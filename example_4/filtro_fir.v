==> flow/design.v <==
module SatTruncFP
    #(
     parameter NB_XI = 20,
     parameter NBF_XI = 12,
     parameter NB_XO = 8,
     parameter NBF_XO = 6
    )
    (
        input [(NB_XI)-1:0]  i_data,
        output [(NB_XO)-1:0] o_data
    );
localparam NBI_XI = NB_XI - NBF_XI;
localparam NBI_XO = NB_XO - NBF_XO;
wire [NB_XO-1:0] aux_Sat;
wire [NBF_XO-1:0] aux_trunc;
wire condicion;
wire [NB_XO-1:0] resultado1;
wire [NB_XO-1:0] resultado2;
generate
    if (NBF_XI >= NBF_XO) begin
        assign aux_trunc = i_data[(NBF_XI-1):(NBF_XI - NBF_XO)];
    end else begin
        assign aux_trunc = {i_data[NBF_XI-1:0],{(NBF_XO - NBF_XI){1'b0}}};
    end
    if (NBI_XI > NBI_XO) begin
        assign condicion  = (i_data[(NB_XI-2)-:(NBI_XI-NBI_XO)] == {(NBI_XI-NBI_XO){i_data[NB_XI-1]}});
        assign resultado1 = {i_data[(NB_XI-1)],{(NB_XO-1){~i_data[(NB_XI-1)]}}};
        assign resultado2 = {i_data[(NB_XI-1)],i_data[NBF_XI +:NBI_XO-1],aux_trunc};
        assign aux_Sat    = (condicion) ? resultado2 : resultado1;
    end else begin
        if (NBI_XO == NBI_XI)
            assign aux_Sat = {i_data[(NB_XI-1)-:NBI_XI],aux_trunc};
        else
            assign aux_Sat = {{(NBI_XO - NBI_XI){i_data[NB_XI-1]}},i_data[(NB_XI-1)-:NBI_XI],aux_trunc};
    end
endgenerate
assign o_data=aux_Sat;
endmodule
module filtro_fir
#(
    parameter WW_INPUT  = 8,
    parameter WW_OUTPUT = 8
)
(
    input  clk,
    input  i_en,
    input  i_srst,
    input signed [ WW_INPUT-1:0]  i_data,
    output signed [WW_OUTPUT-1:0] o_data
);
localparam WW_COEFF = 8;
reg  signed [WW_INPUT           -1:0] register [14:1];
wire signed [         WW_COEFF  -1:0] coeff    [14:0];
wire signed [WW_INPUT+WW_COEFF  -1:0] prod     [14:0];
wire signed [WW_INPUT+WW_COEFF+1-1:0] sum      [8:1] ;
wire signed [WW_INPUT+WW_COEFF+2-1:0] sum1     [4:1] ;
wire signed [WW_INPUT+WW_COEFF+3-1:0] sum2     [2:1] ;
wire signed [WW_INPUT+WW_COEFF+4-1:0] sum3           ;
reg  signed [WW_INPUT+WW_COEFF  -1:0] prod_d   [14:0];
reg  signed [WW_INPUT+WW_COEFF+4-1:0] sum3_d         ;
reg  signed [WW_INPUT+WW_COEFF+1-1:0] sum_d    [8:1] ;
assign coeff[ 0] = 8'hFF;
assign coeff[ 1] = 8'hFF;
assign coeff[ 2] = 8'hFF;
assign coeff[ 3] = 8'h00;
assign coeff[ 4] = 8'h03;
assign coeff[ 5] = 8'h08;
assign coeff[ 6] = 8'h0D;
assign coeff[ 7] = 8'h10;
assign coeff[ 8] = 8'h0D;
assign coeff[ 9] = 8'h08;
assign coeff[10] = 8'h03;
assign coeff[11] = 8'h00;
assign coeff[12] = 8'hFF;
assign coeff[13] = 8'hFF;
assign coeff[14] = 8'hFF;
integer i;
always @(posedge clk) begin
    if (i_srst == 1'b1) begin
        for (i=0; i<=14; i=i+1)
            register[i] <= {WW_INPUT{1'b0}};
    end else begin
      if (i_en == 1'b1) begin
        register[ 1] <= i_data;
        for (i=1; i<=13; i=i+1) 
            register[i+1] <= register[i];
      end
    end
  end
assign prod[0] = coeff[0] * i_data;
genvar j;
generate
for (j=1; j<=14; j=j+1) begin
    assign prod[j] = coeff[j] * register[j];
end
endgenerate
always@(posedge clk) begin
    for (i=0; i<=14; i=i+1)
        prod_d[i] <= prod[i];
end
assign sum[1] = prod_d[0] + prod_d[1]; 
assign sum[2] = prod_d[2] + prod_d[3];
assign sum[3] = prod_d[4] + prod_d[5];
assign sum[4] = prod_d[6] + prod_d[7];
assign sum[5] = prod_d[8] + prod_d[9];
assign sum[6] = prod_d[10] + prod_d[11];
assign sum[7] = prod_d[12] + prod_d[13];
assign sum[8] = {prod_d[14][WW_INPUT+WW_COEFF-1],prod_d[14]};
always@(posedge clk) begin
    for(i=1; i<=8; i=i+1) begin
        sum_d[i] <= sum[i];
    end
end
assign sum1[1] = sum_d[1] + sum_d[2]; 
assign sum1[2] = sum_d[3] + sum_d[4];
assign sum1[3] = sum_d[5] + sum_d[6];
assign sum1[4] = sum_d[7] + sum_d[8];
assign sum2[1] = sum1[1] + sum1[2]; 
assign sum2[2] = sum1[3] + sum1[4];
assign sum3 = sum2[1] + sum2[2]; 
always@(posedge clk)
    sum3_d <= sum3;
SatTruncFP
    inst_SatTruncFP_dataB
    (
        .i_data(sum3_d),
        .o_data(o_data)
    );
endmodule 
# ---- Reports on filtro_fir
# The steps from the RTL of filtro_fir to its reports follow in flow order.
# Line numbers count from 1 in the design file above.
# Operators carry their Yosys type and port widths (W data, S select, Z words).
# Cell names lack the library's common part.
# A cell with n/a has no value.
dict set report design {
  top {filtro_fir}
  clk_port {clk}
  cell_library {sky130hd}
  corner {tt_025C_1v80}
}

# ---- Word-level counts
# Source: Yosys, flattened and elaborated. Widths are those after wreduce; folded enables and synchronous resets count as part of the registers. Registers that Yosys merges into a memory's read port (data or address) are not register bits. Print and check cells do not count. Equal cells are merged and count once.
dict set report word_totals {
  input_bits 11
  elab_cells 61
  output_inout_bits 8
  register_bits 428
}
dict set report op_classes {
  mux 1
  n_addsub 18
  n_mul 4
  bitwise 1
  n_eq 1
}
# cell n
set op_table {}
lappend op_table {{$mul A5 B8 Y13 const A} 2}
lappend op_table {{$neg A8 Y16} 6}
lappend op_table {{$mul A3 B8 Y11 const A} 2}
lappend op_table {{$add A18 B18 Y19} 2}
lappend op_table {{$add A17 B16 Y18} 2}
lappend op_table {{$add A16 B16 Y17} 2}
lappend op_table {{$add A19 B19 Y20} 1}
lappend op_table {{$add A17 B11 Y18} 1}
lappend op_table {{$add A17 B17 Y18} 1}
lappend op_table {{$add A13 B11 Y14} 1}
lappend op_table {{$add A13 B12 Y14} 1}
lappend op_table {{$add A11 B11 Y12} 1}
lappend op_table {{$mux W7} 1}
lappend op_table {{$eq A6 B6 Y1} 1}
lappend op_table {{$not A1 Y1} 1}

# ---- Depth
# Longest topological path by Yosys (ltp), each cell counted once; first at word level (registers and memories cut), then after technology mapping (sequential cells cut; the memories' decode and read muxes count).
dict set report logic_depth {
  depth_word 3
  abc_area 0
  depth_mapped 15
  mapped_depth_nobuf 15
}

# ---- Mapped cells and area
# Yosys stat after the flow's synthesis: flattened, memories mapped to cells. It holds for the ABC_AREA given above (unset counts as 0); a run with the other value may have another netlist.
dict set report synth_totals {
  mapped_area_um2 19261.0
  seqArea_um2 8227.9
  stdcells 1867
  flip_flops 411
}
# cell n type_area_um2
set types {}
lappend types {dfxtp_1 411 8.23E+03}
lappend types {fa_1 122 2.44E+03}
lappend types {ha_1 165 2064.48}
lappend types {inv_1 351 1.32E+03}
lappend types {mux2i_1 113 1.13E+03}
lappend types {xnor2_1 83 726.947}
lappend types {nor2_1 182 683.155}
lappend types {a21oi_1 92 460.442}
lappend types {xor2_1 34 297.786}
lappend types {a21o_1 24 180.173}
lappend types {o21ai_0 36 180.173}
lappend types {nand2_1 47 176.419}
lappend types {nor2b_1 22 137.632}
lappend types {nor3_1 22 110.106}
lappend types {clkbuf_1 26 97.594}
lappend types {o21a_1 10 75.072}
lappend types {nand3b_1 7 52.55}
lappend types {o211ai_1 7 52.55}
# Other cell types: 45; their cells: 113.
# The figures by module come from a second, unflattened synthesis with its own total; it is not the netlist above.
dict set report hier_totals {
  cells_unflattened 1997
  area_unflattened_um2 20338.3
}
# Rows give one instance, submodules left out.
# module area_um2 mod_seq_area_um2 n_cells instances
set by_module {}
lappend by_module {filtro_fir 20133.1 8348.0 1975 1}
lappend by_module {SatTruncFP 205.2 0.0 22 1}

# ---- Path before layout
# Source: OpenSTA report_checks on the synthesized netlist (no wires, ideal clock, input and output delay 20% of the period each), path of least setup slack; recovery checks are left aside. Register names are those of the netlist, which keeps one name where synthesis merged equal registers.
dict set report synth_path {
  path_kind {register -> register}
  from {reg sum_d[4][15]}
  to {reg sum3_d[17]}
  delay_ns 4.185
  setup_slack_ns 0.155
  stages 16
  arrival_ns 4.067
  setup_ns 0.118
  required_time_ns 4.222
  clock_period_ns 4.34
  launch_ns 0.000
  synth_period_reached_ns 4.185
}
# "delay_ns" = arrival - input delay + setup time.
# "stages" counts driving pins, that of a launching flip-flop among them; a cell with two outputs on the path counts twice.
# "synth_period_reached_ns" is the clock period less the worst setup slack; recovery checks do not enter. This is arithmetic on one report: input and output delays are still those of the set period (20% each).
# Between the ends stands the longest chain of elaborated cells between them, by number of cells; it is not shown to be the way that was timed. Of several equally long chains one is given.
# A line is the first line of the expression or statement that the cell stems from. Yosys adds cells for indexed reads and writes and turns some case tables into memories.
dict set report synth_via {
  path_cell_list {dfxtp_1 -> inv_1 -> fa_1 -> inv_1 -> fa_1 -> fa_1 -> inv_1 -> fa_1 -> inv_1 -> ha_1 -> nand4_2 -> o221a_2 -> o21ba_2 -> a21bo_2 -> a21oi_2 -> xnor2_1}
  elab_chain_cells 3
  cells_between 3
  cone_lines 3
  cone_classes {add/sub (3)}
}
# item line
set synth_lines {}
lappend synth_lines {{start, declared} 61} ;# reg  signed [WW_INPUT+WW_COEFF+1-1:0] sum_d    [8:1] ;
lappend synth_lines {{start, assigned} 111} ;# sum_d[i] <= sum[i];
lappend synth_lines {{$add A17 B17 Y18} 115} ;# assign sum1[2] = sum_d[3] + sum_d[4];
lappend synth_lines {{$add A18 B18 Y19} 118} ;# assign sum2[1] = sum1[1] + sum1[2];
lappend synth_lines {{$add A19 B19 Y20} 120} ;# assign sum3 = sum2[1] + sum2[2];
lappend synth_lines {{end, assigned} 122} ;# sum3_d <= sum3;
lappend synth_lines {{end, declared} 60} ;# reg  signed [WW_INPUT+WW_COEFF+4-1:0] sum3_d         ;

# ---- Timing after layout
# Path of least setup slack in the final report of entry A (OpenROAD, finished layout, wires in). Where an end is a register, its clock arrival counts in the times.
dict set report layout_path {
  path_kind {register -> register}
  from {reg sum_d[1][4]}
  to {reg sum3_d[12]}
  required_time_ns 5.24
  setup_slack_ns 0.28
  stages 16
  clock_period_ns 4.79
  setup_ns 0.12
  arrival_ns 4.96
  launch_ns 0.59
}
# Between the ends stands the longest chain of elaborated cells between them, by number of cells; it is not shown to be the way that was timed. Of several equally long chains one is given.
dict set report layout_via {
  path_cell_list {dfxtp_1 -> inv_1 -> fa_1 -> inv_1 -> fa_1 -> fa_1 -> inv_1 -> fa_1 -> inv_1 -> ha_1 -> and4b_1 -> a221oi_2 -> o21ai_4 -> a21oi_2 -> o21ai_1 -> xor2_1}
  elab_chain_cells 3
  cells_between 3
  cone_lines 3
  cone_classes {add/sub (3)}
}
# item line
set layout_lines {}
lappend layout_lines {{start, declared} 61} ;# reg  signed [WW_INPUT+WW_COEFF+1-1:0] sum_d    [8:1] ;
lappend layout_lines {{start, assigned} 111} ;# sum_d[i] <= sum[i];
lappend layout_lines {{$add A17 B16 Y18} 114} ;# assign sum1[1] = sum_d[1] + sum_d[2];
lappend layout_lines {{$add A18 B18 Y19} 118} ;# assign sum2[1] = sum1[1] + sum1[2];
lappend layout_lines {{$add A19 B19 Y20} 120} ;# assign sum3 = sum2[1] + sum2[2];
lappend layout_lines {{end, assigned} 122} ;# sum3_d <= sum3;
lappend layout_lines {{end, declared} 60} ;# reg  signed [WW_INPUT+WW_COEFF+4-1:0] sum3_d         ;

; Module filtro_fir, platform sky130hd: 2 stored runs of the flow (Yosys, OpenROAD) with differing settings, in no particular order. Input and output delays are each 20% of the period that was set; the output load is 0.01 pF.
; "timing.achieved_period_ns" = clock period - worst setup slack. The figure is calculated, with input and output delays left at 20% of the set period.

[entry A: settings]
period_ns = 4.79
CORE_UTILIZATION = 40
SETUP_SLACK_MARGIN = -0.31
PLACE_DENSITY = 0.51
CELL_PAD_IN_SITES_DETAIL_PLACEMENT = 1
TNS_END_PERCENT = 40
GPL_ROUTABILITY_DRIVEN = 1
CTS_CLUSTER_SIZE = 33
SLEW_MARGIN = 20
MIN_ROUTING_LAYER = met2
CAP_MARGIN = 20
CORE_MARGIN = 2
[entry A: results]
fin_tns_ns = 0.000
finalCellArea_um2 = 21669.5
yosys.chip_area_um2 = 19261.0
total_die_area_um2 = 49923.2
setup_ws_ns = 0.283
timing.achieved_period_ns = 4.507
finalUtil_pct = 45.5

[entry B: settings]
period_ns = 6.39
CORE_UTILIZATION = 55
SETUP_SLACK_MARGIN = -0.08
CORE_MARGIN = 7
CELL_PAD_IN_SITES_GLOBAL_PLACEMENT = 2
TNS_END_PERCENT = 5
ABC_AREA = 1
GPL_TIMING_DRIVEN = 0
CTS_CLUSTER_DIAMETER = 30
MAX_ROUTING_LAYER = met4
CAP_MARGIN = 20
SLEW_MARGIN = 20
[entry B: results]
fin_tns_ns = 0.000
finalCellArea_um2 = 23279.8
yosys.chip_area_um2 = 19667.6
total_die_area_um2 = 41249.6
setup_ws_ns = 2.028
timing.achieved_period_ns = 4.362
finalUtil_pct = 65.8
